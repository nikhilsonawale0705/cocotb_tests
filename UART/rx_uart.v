==> flow/design.v <==
`timescale 1ns/1ps
module tx_uart
#(parameter CLKS_PER_BIT = 217)
 (
    input clk,
    input [7:0] in_data,
    input tx_dv,
    output tx_active,
    output reg tx_serial
);
    parameter IDLE         = 3'b000;
    parameter TX_START_BIT = 3'b001;
    parameter TX_DATA_BITS = 3'b010;
    parameter TX_STOP_BIT  = 3'b011;
    reg [2:0] TX_STATE = 0;
    reg [7:0] clk_counter = 0;
    reg [2:0] bit_index = 0;
    reg [7:0] TX_DATA = 0;
    reg tx_active = 0;
    always @(posedge clk) begin
        case (TX_STATE)
           IDLE :
                begin
                    tx_serial <= 1'b1;
                    clk_counter <= 1'b0;
                    bit_index <= 1'b0;
                    if (tx_dv == 1'b1)begin
                        tx_active <= 1'b1;
                        TX_DATA <= in_data;
                        TX_STATE <= TX_START_BIT;
                    end
                    else begin
                        TX_STATE <= IDLE;
                    end
                end 
            TX_START_BIT :
                begin
                    tx_serial <= 1'b0;
                    if (clk_counter < CLKS_PER_BIT-1) begin
                        clk_counter <= clk_counter + 1;
                        TX_STATE <= TX_START_BIT;
                    end
                    else begin
                        clk_counter <= 0;
                        TX_STATE <= TX_DATA_BITS;
                    end
                end
            TX_DATA_BITS :
                begin
                    tx_serial <= TX_DATA[bit_index];
                    if (clk_counter < CLKS_PER_BIT-1) begin
                        clk_counter <= clk_counter + 1;
                        TX_STATE <= TX_DATA_BITS; 
                    end
                    else begin
                        clk_counter <= 0;
                        if (bit_index < 7) begin
                            bit_index <= bit_index + 1;
                            TX_STATE <= TX_DATA_BITS;
                        end
                        else begin
                            bit_index <= 0;
                            TX_STATE <= TX_STOP_BIT;
                        end
                    end
                end
            TX_STOP_BIT :
                begin
                    tx_serial <= 1'b1;
                    if(clk_counter < CLKS_PER_BIT-1) begin
                        clk_counter <= clk_counter + 1;
                        TX_STATE <= TX_STOP_BIT;
                    end
                    else begin
                        tx_active <= 1'b0;
                        clk_counter <= 0;
                        TX_STATE <= IDLE;
                    end
                end
            default: 
                TX_STATE <= IDLE;
        endcase
    end
endmodule
module rx_uart
#(parameter CLKS_PER_BIT = 217)
(
    input clk,
    input rx_serial,
    output rx_dv,
    output rx_active,
    output [7:0] out_data
);
    parameter IDLE         = 3'b000;
    parameter RX_START_BIT = 3'b001;
    parameter RX_DATA_BITS = 3'b010;
    parameter RX_STOP_BIT  = 3'b011;
    reg [2:0] RX_STATE = 0;
    reg [7:0] clk_counter = 0;
    reg [2:0] rx_bit_index = 0;
    reg [7:0] RX_DATA = 0;
    reg rx_active = 0;
    always @(posedge clk) begin
        case (RX_STATE)
            IDLE : 
                begin
                    clk_counter <= 0;
                    rx_bit_index <= 0;
                    if (rx_serial == 1'b0) begin
                        rx_active <= 1'b1;
                        RX_STATE <= RX_START_BIT;
                    end
                    else begin
                        RX_STATE <= IDLE;
                    end
                end
            RX_START_BIT : 
                begin
                    if (clk_counter == (CLKS_PER_BIT-1)/2)begin
                        if (rx_serial == 1'b0) begin
                            clk_counter <= 0;
                            RX_STATE <= RX_DATA_BITS;
                        end
                        else begin
                            RX_STATE <= IDLE;
                        end
                    end
                    else begin
                        clk_counter <= clk_counter + 1;
                        RX_STATE <= RX_START_BIT;
                    end
                end
            RX_DATA_BITS :
                begin
                    if (clk_counter < CLKS_PER_BIT-1) begin
                        clk_counter <= clk_counter + 1;
                        RX_STATE <= RX_DATA_BITS;
                    end
                    else begin
                        clk_counter <= 0;
                        RX_DATA[rx_bit_index] <= rx_serial;
                        if(rx_bit_index < 7) begin
                            rx_bit_index <= rx_bit_index + 1;
                            RX_STATE <= RX_DATA_BITS;
                        end
                        else begin
                            rx_bit_index <= 0;
                            RX_STATE <= RX_STOP_BIT;
                        end
                    end
                end
            RX_STOP_BIT :
                begin
                    if (clk_counter < CLKS_PER_BIT-1) begin
                        clk_counter <= clk_counter + 1;
                        RX_STATE <= RX_STOP_BIT;
                    end
                    else begin
                        rx_active <= 0;
                        clk_counter <= 0;
                        RX_STATE <= IDLE;
                    end
                end
            default: 
                RX_STATE <= IDLE;
        endcase
    end
    assign out_data = RX_DATA;
endmodule
module UART_COM ();
    parameter CLKS_PER_BIT = 217;
    reg i_clock;
    reg r_tx_dv;
    reg [7:0] r_TX_Byte ;
    wire [7:0] w_RX_Byte;
    wire w_tx_serial;
    reg w_tx_active, w_rx_active;
    wire w_UART_Line;
    assign w_UART_Line = w_tx_active ? w_tx_serial : 1'b1;
    tx_uart #(.CLKS_PER_BIT(CLKS_PER_BIT)) tx_uart_Inst
    (
        .clk(i_clock),
        .tx_dv(r_tx_dv),
        .in_data(r_TX_Byte),
        .tx_active(w_tx_active),
        .tx_serial(w_tx_serial)
    );
    rx_uart #(.CLKS_PER_BIT(CLKS_PER_BIT)) rx_uart_Inst
    (
        .clk(i_clock),
        .out_data(w_RX_Byte),
        .rx_active(w_rx_active),
        .rx_serial(w_UART_Line)
    );
endmodule
From RTL to reports: rx_uart
What the tools print for rx_uart, step after step.
Lines are those of the file above, counted from 1.
{ "design": {"top": "rx_uart", "clock": "clk", "cell_library": "sky130hd", "corner": "tt_025C_1v80"} }

After elaboration
Source: Yosys, flattened and elaborated, memories not mapped. Widths are those after wreduce. Registers that Yosys merges into a memory's read port (data or address) are not register bits. Print and check cells do not count. Equal cells are merged and count once.
{ "word_totals": {"n_memories": 0, "latchBits": 0, "ramBits": 0, "output_inout_bits": 10, "clocked_rd_ports_x_width": 0, "regBits": 23, "romBits": 0, "input_bits": 2, "elab_cells": 50} }
{ "op_classes": {"reduce_and_logical": 9, "n_addsub": 3, "n_mux": 17, "compare": 2, "mul": 0, "bitwise": 4, "div": 0, "shift": 2, "eq_ne": 8} }
{ "op_table": {"columns": ["op", "n"], "rows": [
  ["case mux 8 bit (select 3 bit)", 1],
  ["2-to-1 mux 8 bit", 3],
  ["case mux 3 bit (select 4 bit)", 1],
  ["variable shift 1 x 4 -> 8 bit", 1],
  ["variable shift 1 x 4 -> 8 bit (first input constant)", 1],
  ["adder 8 x 1 -> 8 bit (second input constant)", 1],
  ["== test 8 x 7 -> 1 bit (second input constant)", 1],
  ["< comparator 8 bit (second input constant)", 1],
  ["AND 8 bit", 1],
  ["bitwise OR 8 bit", 1],
  ["inverter 8 bit", 1],
  ["!= test 2 bit (second input constant)", 3],
  ["AND reduction 2 bit", 3],
  ["== test 3 x 2 -> 1 bit (second input constant)", 2],
  ["case mux 3 bit (select 2 bit)", 1],
  ["2-to-1 mux 3 bit", 2],
  ["2-to-1 mux 2 bit", 3],
  ["2-to-1 mux 1 bit", 5],
  ["nonzero test 2 bit", 2],
  ["negator 3 -> 4 bit", 1],
  ["nonzero test 4 bit", 1],
  ["adder 3 x 1 -> 3 bit (second input constant)", 1],
  ["== test 3 x 1 -> 1 bit (second input constant)", 1],
  ["< comparator 3 bit (second input constant)", 1],
  ["!= test 3 bit (second input constant)", 1],
  ["logical NOT 3 bit", 1],
  ["AND reduction 3 bit", 1],
  ["OR reduction 2 bit", 1]
]} }
Not listed: further kinds 2, cells in them 2.

Longest topological paths
Depth = most cells in a row (Yosys ltp): at word level without a register or memory, in the mapped netlist without a sequential cell, where the memories' decode and read muxes count.
{ "logic_depth": {"ltp_word": 5, "abc_area": 1, "depth_mapped": 9, "ltp_nobuf": 9} }

Netlist
Yosys stat after the flow's synthesis: flattened, memories mapped to cells. It holds for the ABC_AREA given above (unset counts as 0); a run with the other value may have another netlist.
{ "by_type": {"columns": ["type", "n", "type_area_um2"], "rows": [
  ["sky130_fd_sc_hd__edfxtp_1", 20, 600.576],
  ["sky130_fd_sc_hd__nand2_1", 32, 120.115],
  ["sky130_fd_sc_hd__nor2_1", 24, 90.086],
  ["sky130_fd_sc_hd__inv_1", 23, 86.333],
  ["sky130_fd_sc_hd__nand3_1", 16, 80.077],
  ["sky130_fd_sc_hd__ha_1", 6, 75.072],
  ["sky130_fd_sc_hd__o21ai_0", 9, 45.043],
  ["sky130_fd_sc_hd__dfxtp_1", 2, 40.038],
  ["sky130_fd_sc_hd__nand2_2", 5, 31.28],
  ["sky130_fd_sc_hd__buf_4", 3, 22.522],
  ["sky130_fd_sc_hd__o21ai_1", 4, 20.019],
  ["sky130_fd_sc_hd__xnor2_2", 1, 16.266],
  ["sky130_fd_sc_hd__xor2_2", 1, 16.266],
  ["sky130_fd_sc_hd__nand4_1", 2, 12.512],
  ["sky130_fd_sc_hd__nor2_2", 2, 12.512],
  ["sky130_fd_sc_hd__nor3_2", 1, 10.01],
  ["sky130_fd_sc_hd__xnor2_1", 1, 8.758],
  ["sky130_fd_sc_hd__nand3b_1", 1, 7.507]
]} }
Not listed: further types 7, cells in them 7.
{ "mapped": {"ffs": 22, "seq_area_um2": 640.6, "cells": 160, "area_um2": 1332.5} }

Path before layout
Path of least setup slack by OpenSTA after synthesis, without wires, with an ideal clock, recovery checks aside; 20% of the period is set as input and as output delay. Where synthesis merged equal registers, the netlist keeps one of their names.
{ "synth_timing": {"path_kind": "reg2reg", "start": "reg rx_bit_index[0]", "end": "reg RX_DATA[6]", "t_arrival_ns": 1.366, "path_delay_ns": 1.615, "driving_pins": 9, "n_path_buf": 1, "slack_ns": 0.714, "launch_ns": 0.000, "tclk_ns": 2.33, "synth_period_reached_ns": 1.616} }
"path_delay_ns" = arrival - input delay + setup time.
"driving_pins" counts driving pins, that of a launching flip-flop among them; a cell with two outputs on the path counts twice.
"synth_period_reached_ns" is the clock period less the worst setup slack; recovery checks do not enter. This is arithmetic on one report: input and output delays are still those of the set period (20% each).
The rows between start and end are the longest chain of elaborated cells between them; the timing report does not say that the signal goes this way. Where chains are equally long, one stands for them.
A line is the first line of the expression or statement that the cell stems from. Yosys adds cells for indexed reads and writes and turns some case tables into memories.
At most two assigning lines are given for a register; there are more.
{ "synth_via": {"cell_sequence": "sky130_fd_sc_hd__edfxtp_1 sky130_fd_sc_hd__buf_2 sky130_fd_sc_hd__inv_1 sky130_fd_sc_hd__ha_1 sky130_fd_sc_hd__inv_1 sky130_fd_sc_hd__nor3_2 sky130_fd_sc_hd__nand3_1 sky130_fd_sc_hd__nand2_1 sky130_fd_sc_hd__inv_1", "elab_chain_len": 5} }
{ "synth_lines": {"columns": ["item", "line_no", "text"], "rows": [
  ["start, declared", 100, "reg [2:0] rx_bit_index = 0;"],
  ["start, assigned", 108, "rx_bit_index <= 0;"],
  ["start, assigned", 143, "rx_bit_index <= rx_bit_index + 1;"],
  ["negator 3 -> 4 bit", 141, "RX_DATA[rx_bit_index] <= rx_serial;"],
  ["variable shift 1 x 4 -> 8 bit", 141, null],
  ["inverter 8 bit", 141, null],
  ["AND 8 bit", 141, null],
  ["bitwise OR 8 bit", 141, null],
  ["end, assigned", 141, null],
  ["end, declared", 101, "reg [7:0] RX_DATA = 0;"]
]} }

Path in the finished layout
Path of least setup slack in the final report of entry A (OpenROAD, finished layout, wires in). Where an end is a register, its clock arrival counts in the times.
{ "layout_timing": {"path_kind": "reg2reg", "start": "reg rx_bit_index[1]", "end": "reg RX_DATA[6]", "t_arrival_ns": 1.62, "launch_ns": 0.27, "driving_pins": 7, "tclk_ns": 1.86, "slack_ns": 0.29, "n_path_buf": 0} }
The rows between start and end are the longest chain of elaborated cells between them; the timing report does not say that the signal goes this way. Where chains are equally long, one stands for them.
At most two assigning lines are given for a register; there are more.
{ "layout_via": {"cell_sequence": "sky130_fd_sc_hd__edfxtp_1 sky130_fd_sc_hd__inv_1 sky130_fd_sc_hd__ha_1 sky130_fd_sc_hd__xor2_2 sky130_fd_sc_hd__nand3_1 sky130_fd_sc_hd__nand2_1 sky130_fd_sc_hd__inv_1", "elab_chain_len": 5} }
{ "layout_lines": {"columns": ["item", "line_no", "text"], "rows": [
  ["start, declared", 100, "reg [2:0] rx_bit_index = 0;"],
  ["start, assigned", 108, "rx_bit_index <= 0;"],
  ["start, assigned", 143, "rx_bit_index <= rx_bit_index + 1;"],
  ["negator 3 -> 4 bit", 141, "RX_DATA[rx_bit_index] <= rx_serial;"],
  ["variable shift 1 x 4 -> 8 bit", 141, null],
  ["inverter 8 bit", 141, null],
  ["AND 8 bit", 141, null],
  ["bitwise OR 8 bit", 141, null],
  ["end, assigned", 141, null],
  ["end, declared", 101, "reg [7:0] RX_DATA = 0;"]
]} }

Data sheet: physical implementation of rx_uart

rx_uart through Yosys and OpenROAD on sky130hd: 2 stored runs, unordered, with their settings and measured results. The constraints put input and output delay at 20% of the set period each and load the outputs with 0.01 pF.
"worst setup path time (ns)" = time allowed to the worst setup path (clock period - input delay - output delay, where it has them) - its slack; a late launch clock adds to it, a late capture clock takes from it.
"finish__power__total" is the tool's figure for a default switching activity; nothing was simulated.

settings of entry A
{
  "period_ns": 1.86,
  "CORE_UTILIZATION": 15,
  "PLACE_DENSITY_LB_ADDON": 0.08,
  "CELL_PAD_IN_SITES_DETAIL_PLACEMENT": 2,
  "ABC_AREA": 1,
  "CAP_MARGIN": 0,
  "CORE_MARGIN": 2,
  "SLEW_MARGIN": 20
}
report of entry A
yosys chip area after synthesis (um^2): 1332.5
finish__design__die__area: 9653.1
finish__design__instance__area__stdcell: 1615.3
finish__design__instance__utilization: 0.1861
finish__timing__setup__ws: 0.288
finish__timing__setup__tns: 0.000
finish__timing__hold__ws: 0.532
finish__power__total: 8.661e-04
worst setup path time (ns): 1.57
worst setup path kind: reg2reg

settings of entry B
{
  "period_ns": 2.86,
  "CORE_UTILIZATION": 47,
  "PLACE_DENSITY": 0.58,
  "CORE_ASPECT_RATIO": 1.41,
  "CORE_MARGIN": 9,
  "CELL_PAD_IN_SITES_GLOBAL_PLACEMENT": 0,
  "CELL_PAD_IN_SITES_DETAIL_PLACEMENT": 1,
  "GPL_ROUTABILITY_DRIVEN": 1,
  "CTS_CLUSTER_DIAMETER": 213,
  "CAP_MARGIN": 20,
  "SLEW_MARGIN": 20
}
report of entry B
yosys chip area after synthesis (um^2): 1252.5
finish__design__die__area: 4874.7
finish__design__instance__area__stdcell: 1416.4
finish__design__instance__utilization: 0.5735
finish__timing__setup__ws: 0.712
finish__timing__setup__tns: 0.000
finish__timing__hold__ws: 0.578
finish__power__total: 5.193e-04
worst setup path time (ns): 2.15
worst setup path kind: reg2reg
