==> flow/design.v <==
`timescale 1ns/1ps
module dual_port_ram (
    clk, reset,
    rd_enb, rd_addr,
    wr_enb, wr_addr, 
    data_in, data_out 
);
parameter ram_width = 8 ;
parameter ram_depth = 256;
parameter addr_size = 8;
input clk, reset, rd_enb, wr_enb;
input [ram_width-1:0] data_in;
input [addr_size-1:0] rd_addr, wr_addr;
output reg [ram_width-1:0] data_out;
reg [ram_width-1:0] mem[ram_depth-1:0];
integer i;
always @(posedge clk) begin
    if (reset) begin
        for(i=0; i<ram_depth; i=i+1)
            mem[i] <= 0;
    end
    else begin
        if (wr_enb) begin
            mem[wr_addr] <= data_in;
        end
        if (rd_enb) begin
            data_out <= mem[rd_addr];
        end
    end
end
endmodule
From RTL to reports: dual_port_ram --
Tool output for the design above, in the order of the flow. Line numbers count from 1 in the design file above. Operators: Yosys type, input widths -> output width; for muxes data width and select width s. Library cell names are shortened. Not given: n/a
Set-up: top dual_port_ram, clock input clk, library sky130hd, corner tt_025C_1v80

After elaboration --
Counts by Yosys on the flattened word-level netlist (proc, flatten, opt, wreduce; memories kept). Register bits leave out memories and registers merged into their read ports (data or address); mux counts leave out enables and synchronous resets folded into registers. Print and check cells are left out. Cells with the same type and inputs are merged into one. Memory sizes are those after Yosys's memory passes, which may raise the word count (mostly to a power of two), join words into wider ones and drop unused or constant bits.
Storage and ports: register bits 0, RAM bits 2048, memories kept 1, input bits 28
Cells by class: muxes and demuxes 7, bitwise logic cells 1, reduce/logical cells 1
Memories:
- mem | depth 256, bits a word 8, RTL line 15 | reg [ram_width-1:0] mem[ram_depth-1:0];
Operators by type and width (number):
- $mux 8 | 4
- $mux 1 | 3
- $reduce_and 2->1 | 1
- $not 1->1 | 1

Longest topological paths --
Longest topological path by Yosys (ltp), each cell counted once; first at word level (registers and memories cut), then after technology mapping (sequential cells cut; the memories' decode and read muxes count).
Logic depth: depth in word-level cells 2, ABC_AREA 0, gate-level depth with buffers 12

Synthesis result --
The flow's flattened synthesis, as Yosys stat reports it; memories are mapped. The netlist is that of the ABC_AREA named above (0 if unset); the other value can give another one.
Cells by type:
- edfxtp_1 | number 2056, total area 6.17E+04 sq um
- and2_1 | number 1828, total area 1.14E+04 sq um
- mux4_2 | number 442, total area 9.95E+03 sq um
- clkbuf_1 | number 390, total area 1.46E+03 sq um
- or2_2 | number 231, total area 1.45E+03 sq um
- and3_1 | number 227, total area 1.42E+03 sq um
- mux2i_1 | number 131, total area 1.31E+03 sq um
- a22oi_1 | number 146, total area 1.1E+03 sq um
- nor2_1 | number 270, total area 1.01E+03 sq um
- a21oi_1 | number 76, total area 380.365 sq um
- buf_6 | number 31, total area 349.085 sq um
- buf_2 | number 65, total area 325.312 sq um
- o221ai_1 | number 32, total area 280.269 sq um
- a22o_1 | number 30, total area 262.752 sq um
- nand2_1 | number 64, total area 240.23 sq um
- buf_12 | number 10, total area 200.192 sq um
- o22ai_1 | number 30, total area 187.68 sq um
- a21o_1 | number 23, total area 172.666 sq um
Other cell types: 57; their cells: 295.
Synthesis totals: mapped cells 6377, cell area after synthesis 95409.0 sq um, area of sequential cells 61739.2 sq um, flip-flops 2056, buffers 528

Worst setup path after synthesis --
Path of least setup slack by OpenSTA after synthesis, without wires, with an ideal clock, recovery checks aside; 20% of the period is set as input and as output delay. Where synthesis merged equal registers, the netlist keeps one of their names.
Timing post-synthesis: path kind input -> register, start point input port rd_addr[0], end point register data_out[2], period 2880 ps, external input delay 576 ps, launch time at the first pin 576 ps, data arrival time 2313 ps, path slack 301 ps, path delay 2003 ps, driving pins on the path 9, synthesis period reached 2579 ps
"path delay" is the arrival time less input delay plus setup time. "driving pins on the path" counts driving pins, that of a launching flip-flop among them; a cell with two outputs on the path counts twice. "synthesis period reached" = period - worst setup slack (recovery checks aside). The figure is calculated, with input and output delays left at 20% of the set period.
On the way, post-synthesis: cell sequence buf_6 -> buf_12 -> buf_6 -> buf_6 -> mux4_2 -> a221oi_1 -> o32ai_1 -> nor3_1 -> a211oi_2
Ends and longest elaborated chain, post-synthesis:
- from (decl) | RTL line 13 | input [addr_size-1:0] rd_addr, wr_addr;
- to (decl) | RTL line 14 | output reg [ram_width-1:0] data_out;
Chain of elaborated cells between the ends: none given.

Path in the finished layout --
From the final timing report of flow run A: the path of least setup slack in the routed layout; clock arrival at registers is part of the times. The path's times are printed in steps of 10 ps; the period is the one set.
Timing post-layout: path kind input -> register, start point input port rd_addr[5], end point register data_out[5], period 4320 ps, external input delay 860 ps, launch time at the first pin 860 ps, data arrival time 5530 ps, path slack -560 ps, driving pins on the path 7
On the way, post-layout: cell sequence clkbuf_1 -> clkbuf_1 -> clkbuf_2 -> a21oi_1 -> o21bai_1 -> a32oi_1 -> and3_1
Ends and longest elaborated chain, post-layout:
- from (decl) | RTL line 13 | input [addr_size-1:0] rd_addr, wr_addr;
- to (decl) | RTL line 14 | output reg [ram_width-1:0] data_out;
Chain of elaborated cells between the ends: none given.

==> results <==
Design dual_port_ram on sky130hd. What follows are 2 stored runs of the flow, each under its own settings; their order means nothing. The constraints put input and output delay at 20% of the set period each and load the outputs with 0.01 pF.
"period reached" is the run's clock period less its worst setup slack. It is reckoned from that one timing run; input and output delays stay at 20% of the period that was set.
"critical path time" = time allowed to the worst setup path (clock period - input delay - output delay, where it has them) - its slack; a late launch clock adds to it, a late capture clock takes from it.
"power" rests on the timing tool's default activity at the inputs, not on a simulated workload.
"critical path time" is known to 10 ps.

* Flow run A | settings: period_ns 4.32; CORE_UTILIZATION 30; SETUP_SLACK_MARGIN -0.11; PLACE_DENSITY_LB_ADDON 0.0; CORE_ASPECT_RATIO 0.63; CELL_PAD_IN_SITES_DETAIL_PLACEMENT 1; GPL_TIMING_DRIVEN 0; GPL_ROUTABILITY_DRIVEN 1; CAP_MARGIN 10; SLEW_MARGIN 20; CORE_MARGIN 2 | results: period reached 4876 ps; critical path time 4010 ps; worst setup path kind input -> register; setup slack of the worst path -556 ps; die size 322679.0 sq um; sum of negative setup slack -8373 ps; standard-cell area after routing 110630.0 sq um; post-layout utilization 34.9 %; area of the synthesized netlist 95409.0 sq um; smallest hold slack 398 ps; power 0.048026 W
* Flow run B | settings: period_ns 2.41; CAP_MARGIN 20; CORE_MARGIN 2; CORE_UTILIZATION 40; SLEW_MARGIN 20 | results: period reached 2398 ps; critical path time 1920 ps; worst setup path kind input -> register; setup slack of the worst path 12 ps; die size 242443.0 sq um; sum of negative setup slack 0 ps; standard-cell area after routing 113299.0 sq um; post-layout utilization 47.7 %; area of the synthesized netlist 95409.0 sq um; smallest hold slack 119 ps; power 0.082395 W
